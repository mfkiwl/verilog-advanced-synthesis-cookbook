==> flow/design.v <==
module ternary_sum_nine #(
    parameter WIDTH = 32
) (
    input clk,
    input [WIDTH-1:0] i0,
    input [WIDTH-1:0] i1,
    input [WIDTH-1:0] i2,
    input [WIDTH-1:0] i3,
    input [WIDTH-1:0] i4,
    input [WIDTH-1:0] i5,
    input [WIDTH-1:0] i6,
    input [WIDTH-1:0] i7,
    input [WIDTH-1:0] i8,
    output [WIDTH+4-1:0] o
);
wire [WIDTH+2-1:0] level0_sum0, level0_sum1, level0_sum2;
ternary_node #(.WIDTH(WIDTH)) tenary_adder_l0_a(.clk(clk), .a(i0), .b(i1), .c(i2), .o(level0_sum0));
ternary_node #(.WIDTH(WIDTH)) tenary_adder_l0_b(.clk(clk), .a(i3), .b(i4), .c(i5), .o(level0_sum1));
ternary_node #(.WIDTH(WIDTH)) tenary_adder_l0_c(.clk(clk), .a(i6), .b(i7), .c(i8), .o(level0_sum2));
ternary_node #(.WIDTH(WIDTH+2)) tenary_adder_l1(.clk(clk), .a(level0_sum0), .b(level0_sum1), .c(level0_sum2), .o(o));
endmodule
module ternary_node #(
    parameter WIDTH = 32
) (
    input clk,
    input [WIDTH-1:0] a,
    input [WIDTH-1:0] b,
    input [WIDTH-1:0] c,
    output reg [WIDTH+2-1:0] o
);
always @(posedge clk) begin
    o <= a + b + c;
end
endmodule
== Tool chain data of ternary_sum_nine ==
Tool output for the design above, in the order of the flow.
Lines are those of the file above, counted from 1.
Not given: --

* Top module: ternary_sum_nine
* Clock: clk
* Library: sky130hd
* Corner: tt_025C_1v80

== Word-level counts ==
Yosys after proc, flatten, opt, wreduce and memory -nomap, before mapping. Enables and synchronous resets that opt folds into registers are not counted as muxes. Memory bits, and registers merged into a memory's read port (data or address), are not among the register bits. Print and check cells are not counted. Equal cells are merged and count once.

* Register bits after elaboration: 138
* Input bits: 289
* Output and inout bits: 36
* Word-level cells: 12

* Add/subtract/negate cells: 8

{| class="wikitable"
|+ Operators by type and width
! kind !! number
|-
| adder 34 x 32 -> 34 bit || 3
|-
| adder 32 x 32 -> 33 bit || 3
|-
| adder 36 x 34 -> 36 bit || 1
|-
| adder 34 x 34 -> 35 bit || 1
|}

== Longest topological paths ==
Yosys ltp: most cells in a row. Word level: on the elaborated netlist, between registers, memories and ports. Mapped: between sequential cells and ports; inverters and the memories' decode and read muxes count.

* Depth after elaboration: 2
* ABC_AREA: 0
* Mapped depth: 22
* Depth with buffers taken out: 22

== Mapped cells and area ==
The flow's flattened synthesis, as Yosys stat reports it; memories are mapped. The netlist is that of the ABC_AREA named above (0 if unset); the other value can give another one.

* Cell count: 1,873
* Mapped area: 15,258.4 sq um
* Area of sequential cells: 2,762.6 sq um
* Flip-flops: 138
* Buffers: 13

{| class="wikitable"
|+ Cell types
! cell type !! number !! area in all (sq um)
|-
| sky130_fd_sc_hd__ha_1 || 261 || 3.27E+03
|-
| sky130_fd_sc_hd__dfxtp_1 || 138 || 2,762.65
|-
| sky130_fd_sc_hd__xnor2_1 || 164 || 1.44E+03
|-
| sky130_fd_sc_hd__a21oi_1 || 208 || 1.04E+03
|-
| sky130_fd_sc_hd__a21o_1 || 111 || 833.299
|-
| sky130_fd_sc_hd__o21ai_0 || 123 || 615.59
|-
| sky130_fd_sc_hd__xor2_1 || 61 || 534.262
|-
| sky130_fd_sc_hd__nor2_1 || 115 || 431.664
|-
| sky130_fd_sc_hd__nand2_1 || 100 || 375.36
|-
| sky130_fd_sc_hd__o21bai_1 || 43 || 322.81
|-
| sky130_fd_sc_hd__a211oi_1 || 37 || 277.766
|-
| sky130_fd_sc_hd__inv_1 || 71 || 266.506
|-
| sky130_fd_sc_hd__o21a_1 || 31 || 232.723
|-
| sky130_fd_sc_hd__a31oi_1 || 35 || 218.96
|-
| sky130_fd_sc_hd__nand3_1 || 42 || 210.202
|-
| sky130_fd_sc_hd__nor3_1 || 38 || 190.182
|-
| sky130_fd_sc_hd__and3_1 || 28 || 175.168
|-
| sky130_fd_sc_hd__nor2b_1 || 26 || 162.656
|}

Other cell types: 52; their cells: 241.
By module: a second synthesis without flattening, with its own total; a netlist apart from the flattened one above.

* Cell total of the unflattened synthesis: 1,236
* Area total of the unflattened synthesis: 12,329.3 sq um

Each row is one instance without its submodules.

{| class="wikitable"
|+ By module
! module !! instances !! cells !! area (sq um) !! sequential area (sq um)
|-
| ternary_node #(WIDTH=32) || 3 || 295 || 3,001.6 || 680.7
|-
| ternary_node #(WIDTH=34) || 1 || 351 || 3,324.4 || 720.7
|-
| ternary_sum_nine || 1 || 0 || 0.0 || 0.0
|}

== Path before layout ==
Source: OpenSTA report_checks on the synthesized netlist (no wires, ideal clock, input and output delay 20% of the period each), path of least setup slack; recovery checks are left aside. Register names are those of the netlist, which keeps one name where synthesis merged equal registers.

* Kind: input port to flip-flop
* From: input port i3[1]
* To: register tenary_adder_l0_b.o[32]
* Period: 6,450 ps
* Input delay: 1,290 ps
* Library setup time: 126 ps
* Time at the first pin: 1,290 ps
* Data arrival time: 5,179 ps
* Data required time: 6,324 ps
* Path slack: 1,145 ps
* Path delay: 4,015 ps
* Driving pins on the path: 21
* Path buffers: 1
* Synthesis period reached: 5,305 ps

"path delay" is the arrival time less input delay plus setup time.
"driving pins on the path" counts driving pins, that of a launching flip-flop among them; a cell with two outputs on the path counts twice.
"synthesis period reached" is the clock period less the worst setup slack; recovery checks do not enter. This is arithmetic on one report: input and output delays are still those of the set period (20% each).
The rows between start and end are the longest chain of elaborated cells between them; the timing report does not say that the signal goes this way. Where chains are equally long, one stands for them.
Each line given opens the expression or statement behind the cell; cells for indexed reads and writes are added by Yosys, which also makes memories of some case tables.

* Cells stage by stage: sky130_fd_sc_hd__ha_1 -> sky130_fd_sc_hd__a21o_1 -> sky130_fd_sc_hd__a21oi_1 -> sky130_fd_sc_hd__o21ai_0 -> sky130_fd_sc_hd__and3b_1 -> sky130_fd_sc_hd__o21a_1 -> sky130_fd_sc_hd__or4_1 -> sky130_fd_sc_hd__o2111ai_1 -> sky130_fd_sc_hd__nor2b_1 -> sky130_fd_sc_hd__xnor2_1 -> sky130_fd_sc_hd__ha_1 -> sky130_fd_sc_hd__clkbuf_1 -> sky130_fd_sc_hd__nand2_1 -> sky130_fd_sc_hd__nor2_1 -> sky130_fd_sc_hd__a31oi_1 -> sky130_fd_sc_hd__o21ai_0 -> sky130_fd_sc_hd__a221oi_1 -> sky130_fd_sc_hd__a21oi_1 -> sky130_fd_sc_hd__or3_1 -> sky130_fd_sc_hd__a41oi_1 -> sky130_fd_sc_hd__xnor2_1
* Cells in the longest elaborated chain: 2
* Elaborated cells on any way between the ends: 2
* Source lines of those cells: 1
* Classes of those cells: 2 x add/sub

{| class="wikitable"
|+ RTL lines, path post-synthesis
! what !! RTL line !! RTL
|-
| start: declaration || 8 || <nowiki>input [WIDTH-1:0] i3,</nowiki>
|-
| adder 32 x 32 -> 33 bit || 32 || <nowiki>o <= a + b + c;</nowiki>
|-
| adder 34 x 32 -> 34 bit || 32 ||
|-
| end: assignment || 32 ||
|-
| end: declaration || 29 || <nowiki>output reg [WIDTH+2-1:0] o</nowiki>
|}

== Timing after layout ==
Path of least setup slack in the final report of flow run A (OpenROAD, finished layout, wires in). Where an end is a register, its clock arrival counts in the times.
The path's times are printed in steps of 10 ps; the period is the one set.

* Kind: input port to flip-flop
* From: input port i3[1]
* To: register tenary_adder_l0_b.o[32]
* Period: 6,220 ps
* Input delay: 1,240 ps
* Library setup time: 70 ps
* Time at the first pin: 1,240 ps
* Data arrival time: 6,070 ps
* Data required time: 6,580 ps
* Path slack: 510 ps
* Driving pins on the path: 23
* Path buffers: 3

The rows between start and end are the longest chain of elaborated cells between them; the timing report does not say that the signal goes this way. Where chains are equally long, one stands for them.

* Cells stage by stage: sky130_fd_sc_hd__clkdlybuf4s50_1 -> sky130_fd_sc_hd__ha_1 -> sky130_fd_sc_hd__a21o_1 -> sky130_fd_sc_hd__a21oi_1 -> sky130_fd_sc_hd__o21ai_0 -> sky130_fd_sc_hd__buf_4 -> sky130_fd_sc_hd__and3b_1 -> sky130_fd_sc_hd__o21a_1 -> sky130_fd_sc_hd__or4_1 -> sky130_fd_sc_hd__o2111ai_1 -> sky130_fd_sc_hd__o21ai_0 -> sky130_fd_sc_hd__xor2_1 -> sky130_fd_sc_hd__ha_1 -> sky130_fd_sc_hd__nand3_1 -> sky130_fd_sc_hd__nor2_1 -> sky130_fd_sc_hd__a31oi_1 -> sky130_fd_sc_hd__o21ai_0 -> sky130_fd_sc_hd__a221oi_1 -> sky130_fd_sc_hd__buf_4 -> sky130_fd_sc_hd__a21oi_1 -> sky130_fd_sc_hd__or3_1 -> sky130_fd_sc_hd__a41oi_1 -> sky130_fd_sc_hd__xnor2_1
* Cells in the longest elaborated chain: 2
* Elaborated cells on any way between the ends: 2
* Source lines of those cells: 1
* Classes of those cells: 2 x add/sub

{| class="wikitable"
|+ RTL lines, path after layout
! what !! RTL line !! RTL
|-
| start: declaration || 8 || <nowiki>input [WIDTH-1:0] i3,</nowiki>
|-
| adder 32 x 32 -> 33 bit || 32 || <nowiki>o <= a + b + c;</nowiki>
|-
| adder 34 x 32 -> 34 bit || 32 ||
|-
| end: assignment || 32 ||
|-
| end: declaration || 29 || <nowiki>output reg [WIDTH+2-1:0] o</nowiki>
|}

# Flow runs of ternary_sum_nine

Measured results for ternary_sum_nine: 2 stored runs of the Yosys and OpenROAD flow on sky130hd. The settings differ; the order carries no meaning. The constraints put input and output delay at 20% of the set period each and load the outputs with 0.01 pF.
By "achieved clock period" is meant the clock period of the run minus its worst setup slack. This is arithmetic on one report: input and output delays are still those of the set period (20% each).
"worst path time": the worst setup path's part of the clock period (all of it between registers, 20% less for each end at a port) less its slack. A launch clock that arrives late makes it longer, a capture clock that arrives late makes it shorter.
"overall power" rests on the timing tool's default activity at the inputs, not on a simulated workload.
"worst path time" is given in steps of 10 ps.

=== Flow run A ===
{| class="wikitable"
! Setting !! Value
|-
| period_ns || 6.22
|-
| CORE_UTILIZATION || 19
|-
| CAP_MARGIN || 20
|-
| CORE_MARGIN || 2
|-
| SLEW_MARGIN || 20
|-
! Result !! Value
|-
| Setup TNS || 0 ps
|-
| Synthesis area || 15,258.4 sq um
|-
| Die area || 82,590.1 sq um
|-
| Achieved clock period || 5,707 ps
|-
| Utilization after routing || 26.4 %
|-
| Worst hold slack in the final report || 460 ps
|-
| Overall power || 12,184 µW
|-
| Worst slack on setup checks || 513 ps
|-
| Standard-cell area of the final layout || 20,961.4 sq um
|-
| Worst path time || 4,460 ps
|-
| Critical path type || input port to flip-flop
|}

=== Flow run B ===
{| class="wikitable"
! Setting !! Value
|-
| period_ns || 4.26
|-
| CORE_UTILIZATION || 31
|-
| PLACE_DENSITY || 0.45
|-
| CORE_MARGIN || 10
|-
| CELL_PAD_IN_SITES_GLOBAL_PLACEMENT || 3
|-
| CELL_PAD_IN_SITES_DETAIL_PLACEMENT || 1
|-
| TNS_END_PERCENT || 5
|-
| ABC_AREA || 1
|-
| GPL_TIMING_DRIVEN || 0
|-
| CTS_CLUSTER_SIZE || 20
|-
| SLEW_MARGIN || 30
|-
| CAP_MARGIN || 20
|-
! Result !! Value
|-
| Setup TNS || 0 ps
|-
| Synthesis area || 19,791.5 sq um
|-
| Die area || 74,348.9 sq um
|-
| Achieved clock period || 4,002 ps
|-
| Utilization after routing || 39.3 %
|-
| Worst hold slack in the final report || 608 ps
|-
| Overall power || 18,743 µW
|-
| Worst slack on setup checks || 258 ps
|-
| Standard-cell area of the final layout || 24,845.1 sq um
|-
| Worst path time || 3,150 ps
|-
| Critical path type || input port to flip-flop
|}
